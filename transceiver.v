==> flow/design.v <==
module transceiver (
    input CLOCK_50,      
    input [0:0] SW,      
    output [0:0] LEDG,   
    input UART_RXD,      
    output UART_TXD      
);
    wire rx_ready;
    wire tx_busy;
    wire [7:0] rx_data;
    reg [7:0] tx_data;
    reg tx_start;
    reg led_state;
    reg prev_sw_state;
    uart_tx transmitter (
        .clk(CLOCK_50),
        .tx_start(tx_start),
        .tx_data(tx_data),
        .tx_line(UART_TXD),
        .tx_busy(tx_busy)
    );
    uart_rx receiver (
        .clk(CLOCK_50),
        .rx_line(UART_RXD),
        .rx_data(rx_data),
        .rx_ready(rx_ready)
    );
    always @(posedge CLOCK_50) begin
        if (rx_ready) begin
            led_state <= rx_data[0];
        end
    end
    assign LEDG[0] = led_state;
    always @(posedge CLOCK_50) begin
        prev_sw_state <= SW[0];
        if (SW[0] != prev_sw_state && !tx_busy) begin
            tx_data <= SW[0] ? 8'b00000001 : 8'b00000000;
            tx_start <= 1'b1;
        end else if (tx_busy) begin
            tx_start <= 1'b0;
        end
    end
endmodule
module uart_tx (
    input clk,
    input tx_start,
    input [7:0] tx_data,
    output reg tx_line,
    output reg tx_busy
);
    parameter CLOCK_RATE = 50_000_000;
    parameter BAUD_RATE = 9600;
    localparam CLOCK_DIVIDE = CLOCK_RATE / (BAUD_RATE * 16);
    reg [3:0] bit_count;
    reg [7:0] shift_reg;
    reg [9:0] baud_count;
    always @(posedge clk) begin
        if (!tx_busy && tx_start) begin
            tx_busy <= 1'b1;
            shift_reg <= tx_data;
            bit_count <= 4'd0;
            tx_line <= 1'b0;   
            baud_count <= 10'd0;
        end else if (tx_busy) begin
            if (baud_count == CLOCK_DIVIDE) begin
                baud_count <= 10'd0;
                if (bit_count < 8) begin
                    tx_line <= shift_reg[0];
                    shift_reg <= {1'b0, shift_reg[7:1]};
                    bit_count <= bit_count + 1'b1;
                end else if (bit_count == 8) begin
                    tx_line <= 1'b1;
                    bit_count <= bit_count + 1'b1;
                end else begin
                    tx_busy <= 1'b0;
                end
            end else begin
                baud_count <= baud_count + 1'b1;
            end
        end
    end
endmodule
module uart_rx (
    input clk,
    input rx_line,
    output reg [7:0] rx_data,
    output reg rx_ready
);
    parameter CLOCK_RATE = 50_000_000;
    parameter BAUD_RATE = 9600;
    localparam CLOCK_DIVIDE = CLOCK_RATE / (BAUD_RATE * 16);
    reg [3:0] bit_count;
    reg [9:0] baud_count;
    reg [7:0] shift_reg;
    reg receiving;
    always @(posedge clk) begin
        if (!receiving && !rx_line) begin
            receiving <= 1'b1;
            bit_count <= 4'd0;
            baud_count <= {10{1'b1}} - (CLOCK_DIVIDE >> 1);
            rx_ready <= 1'b0;
        end
        if (receiving) begin
            if (baud_count == CLOCK_DIVIDE) begin
                baud_count <= 10'd0;
                if (bit_count < 8) begin
                    shift_reg <= {rx_line, shift_reg[7:1]};
                    bit_count <= bit_count + 1'b1;
                end else if (bit_count == 8) begin
                    rx_data <= shift_reg;
                    rx_ready <= 1'b1;
                    receiving <= 1'b0;
                end
            end else begin
                baud_count <= baud_count + 1'b1;
            end
        end
    end
endmodule
### From RTL to reports: transceiver

The steps from the RTL of transceiver to its reports follow in flow order.
Line numbers count from 1 in the design file above.
Operators carry their Yosys type and port widths (W data, S select, Z words).
The mark - stands for no value.

| inputs | value |
|---|---|
| top module | transceiver |
| clock input | CLOCK_50 |
| library | sky130hd |
| corner | tt_025C_1v80 |

### After elaboration

Counts by Yosys on the flattened word-level netlist (proc, flatten, opt, wreduce; memories kept). Register bits leave out memories and registers merged into their read ports (data or address). Print and check cells are left out. Cells with the same type and inputs are merged into one.

| bit counts | value |
|---|---|
| memory bits (read-only) | 0 |
| memory bits (writable) | 0 |
| clocked read ports x word width | 0 |
| register bits | 60 |
| output and inout port bits | 2 |
| bits in latches | 0 |
| bits of input ports | 3 |
| word-level cells | 73 |
| memories kept | 0 |

| cells by class | value |
|---|---|
| div/mod/pow operators | 0 |
| reduce/logical cells | 15 |
| eq/ne operators | 5 |
| order comparisons | 2 |
| shift operators | 0 |
| multiply operators | 0 |
| muxes and demuxes | 31 |
| bitwise gates (word level) | 1 |
| add/subtract/negate cells | 4 |

Operators with widths:

| kind | number |
|---|---|
| $mux W10 | 4 |
| $mux W8 | 4 |
| $mux W4 | 6 |
| $add A10 B1 Y10 const B | 2 |
| $eq A10 B9 Y1 const B | 2 |
| $mux W1 | 17 |
| $reduce_bool A2 Y1 | 5 |
| $reduce_and A3 Y1 | 3 |
| $add A4 B1 Y4 const B | 2 |
| $lt A4 B4 Y1 const B | 2 |
| $eq A4 B4 Y1 const B | 2 |
| $reduce_and A4 Y1 | 1 |
| $logic_and A1 B1 Y1 | 3 |
| $logic_not A1 Y1 | 3 |
| $ne A1 B1 Y1 | 1 |
| $not A1 Y1 | 1 |

### Logic depth

Yosys ltp: most cells in a row. Word level: on the elaborated netlist, between registers, memories and ports. Mapped: between sequential cells and ports; inverters and the memories' decode and read muxes count.

| logic depth | value |
|---|---|
| depth after elaboration | 7 |
| ABC_AREA | 0 |
| depth in mapped cells | 7 |
| depth with buffers taken out | 6 |

### After synthesis

The flow's flattened synthesis, as Yosys stat reports it; memories are mapped. The netlist is that of the ABC_AREA named above (0 if unset); the other value can give another one.
The area totals of this step are shown rounded.

Cell types:

| cell type | number | area in all (um^2) |
|---|---|---|
| sky130_fd_sc_hd__edfxtp_1 | 22 | 660.634 |
| sky130_fd_sc_hd__dfxtp_1 | 24 | 480.461 |
| sky130_fd_sc_hd__xnor2_1 | 15 | 131.376 |
| sky130_fd_sc_hd__ha_1 | 8 | 100.096 |
| sky130_fd_sc_hd__nor2_1 | 25 | 93.84 |
| sky130_fd_sc_hd__nand2_1 | 15 | 56.304 |
| sky130_fd_sc_hd__o21ai_0 | 8 | 40.038 |
| sky130_fd_sc_hd__xor2_1 | 4 | 35.034 |
| sky130_fd_sc_hd__inv_1 | 9 | 33.782 |
| sky130_fd_sc_hd__nand2b_1 | 5 | 31.28 |
| sky130_fd_sc_hd__nand4_1 | 5 | 31.28 |
| sky130_fd_sc_hd__nor3_1 | 6 | 30.029 |
| sky130_fd_sc_hd__a2111oi_4 | 1 | 27.526 |
| sky130_fd_sc_hd__a31oi_1 | 4 | 25.024 |
| sky130_fd_sc_hd__nand3_1 | 5 | 25.024 |
| sky130_fd_sc_hd__nand4b_4 | 1 | 23.773 |
| sky130_fd_sc_hd__and4b_1 | 2 | 20.019 |
| sky130_fd_sc_hd__nor2b_1 | 3 | 18.768 |

Other cell types: 19; their cells: 29.

| mapped netlist | value |
|---|---|
| buffer cells | 5 |
| flip-flops | 46 |
| mapped cells | 191 |
| area of sequential cells | 0.00114 mm^2 |
| chip area (Yosys) | 0.00207 mm^2 |

The figures by module come from a second, unflattened synthesis with its own total; it is not the netlist above.

| unflattened totals | value |
|---|---|
| cells (unflattened synthesis) | 216 |
| area (unflattened synthesis) | 0.00265 mm^2 |

Each row is one instance without its submodules.

Modules:

| module | cells | sequential area (mm^2) | area (mm^2) | instances |
|---|---|---|---|---|
| uart_rx | 103 | 0.000901 | 0.00137 | 1 |
| uart_tx | 104 | 0.000561 | 0.00115 | 1 |
| transceiver | 9 | 0.0001 | 0.000125 | 1 |

### Path before layout

OpenSTA on the mapped netlist: ideal clock, no wires. The path of least setup slack (recovery checks aside). Input and output delay are each 20% of the period. Register names are those of the netlist, which keeps one name where synthesis merged equal registers.

| timing path after synthesis | value |
|---|---|
| kind | register -> register |
| start | reg receiver.baud_count[1] |
| end | reg receiver.shift_reg[0] |
| clock period | 3.01 ns |
| data required time | 2.640 ns |
| setup slack | 1.025 ns |
| driving pins on the path | 8 |
| setup time | 0.370 ns |
| delay of the path | 1.984 ns |
| path buffers | 1 |
| arrival | 1.614 ns |
| synthesis period reached | 1.985 ns |

"delay of the path" = arrival - input delay + setup time.
"driving pins on the path": output pins that drive a net of the path, with the launching flip-flop's if there is one; two outputs of one cell count as two.
"synthesis period reached" = period - worst setup slack (recovery checks aside). The figure is calculated, with input and output delays left at 20% of the set period.
Between the ends stands the longest chain of elaborated cells between them, by number of cells; it is not shown to be the way that was timed. Of several equally long chains one is given.
A line is the first line of the expression or statement that the cell stems from. Yosys adds cells for indexed reads and writes and turns some case tables into memories.
A register here has more assigning lines than the two given.

| between the ends, after synthesis | value |
|---|---|
| cells stage by stage | sky130_fd_sc_hd__edfxtp_1 > sky130_fd_sc_hd__inv_1 > sky130_fd_sc_hd__ha_1 > sky130_fd_sc_hd__nor2b_1 > sky130_fd_sc_hd__and3_1 > sky130_fd_sc_hd__clkbuf_1 > sky130_fd_sc_hd__nand2_1 > sky130_fd_sc_hd__nor2_1 |
| cells in the longest elaborated chain | 2 |

Ends and longest elaborated chain, after synthesis:

| item | line | source |
|---|---|---|
| start, declared | 93 | `reg [9:0] baud_count;` |
| start, assigned | 100 | `baud_count <= {10{1'b1}} - (CLOCK_DIVIDE >> 1);` |
| start, assigned | 115 | `baud_count <= baud_count + 1'b1;` |
| $eq A10 B9 Y1 | 104 | `if (baud_count == CLOCK_DIVIDE) begin` |
| $reduce_and A3 Y1 | - |  |
| end, assigned | 107 | `shift_reg <= {rx_line, shift_reg[7:1]};` |
| end, declared | 94 | `reg [7:0] shift_reg;` |

Data sheet: physical implementation of transceiver

transceiver: 2 stored runs of the Yosys and OpenROAD flow on sky130hd. The settings differ; the order carries no meaning. The constraints put input and output delay at 20% of the set period each and load the outputs with 0.01 pF.
Among the settings, -- means not set for that run.

| item | run 1 | run 2 |
|---|---|---|
| period_ns | 2.12 | 2.67 |
| CORE_UTILIZATION | 68 | 66 |
| SETUP_SLACK_MARGIN | 0.18 | -- |
| PLACE_DENSITY | 0.69 | -- |
| CELL_PAD_IN_SITES_GLOBAL_PLACEMENT | 3 | 3 |
| CELL_PAD_IN_SITES_DETAIL_PLACEMENT | 2 | -- |
| GPL_ROUTABILITY_DRIVEN | 1 | -- |
| CTS_CLUSTER_DIAMETER | 269 | 175 |
| MIN_ROUTING_LAYER | met1 | met2 |
| CAP_MARGIN | 20 | 20 |
| CORE_MARGIN | 2 | 2 |
| SLEW_MARGIN | 20 | 0 |
| PLACE_DENSITY_LB_ADDON | -- | 0.24 |
| HOLD_SLACK_MARGIN | -- | -0.06 |
| TNS_END_PERCENT | -- | 45 |
| CTS_CLUSTER_SIZE | -- | 88 |

Run 1: no results, placement failed with GPL-0301
Run 2: no results, placement failed with FLW-0024
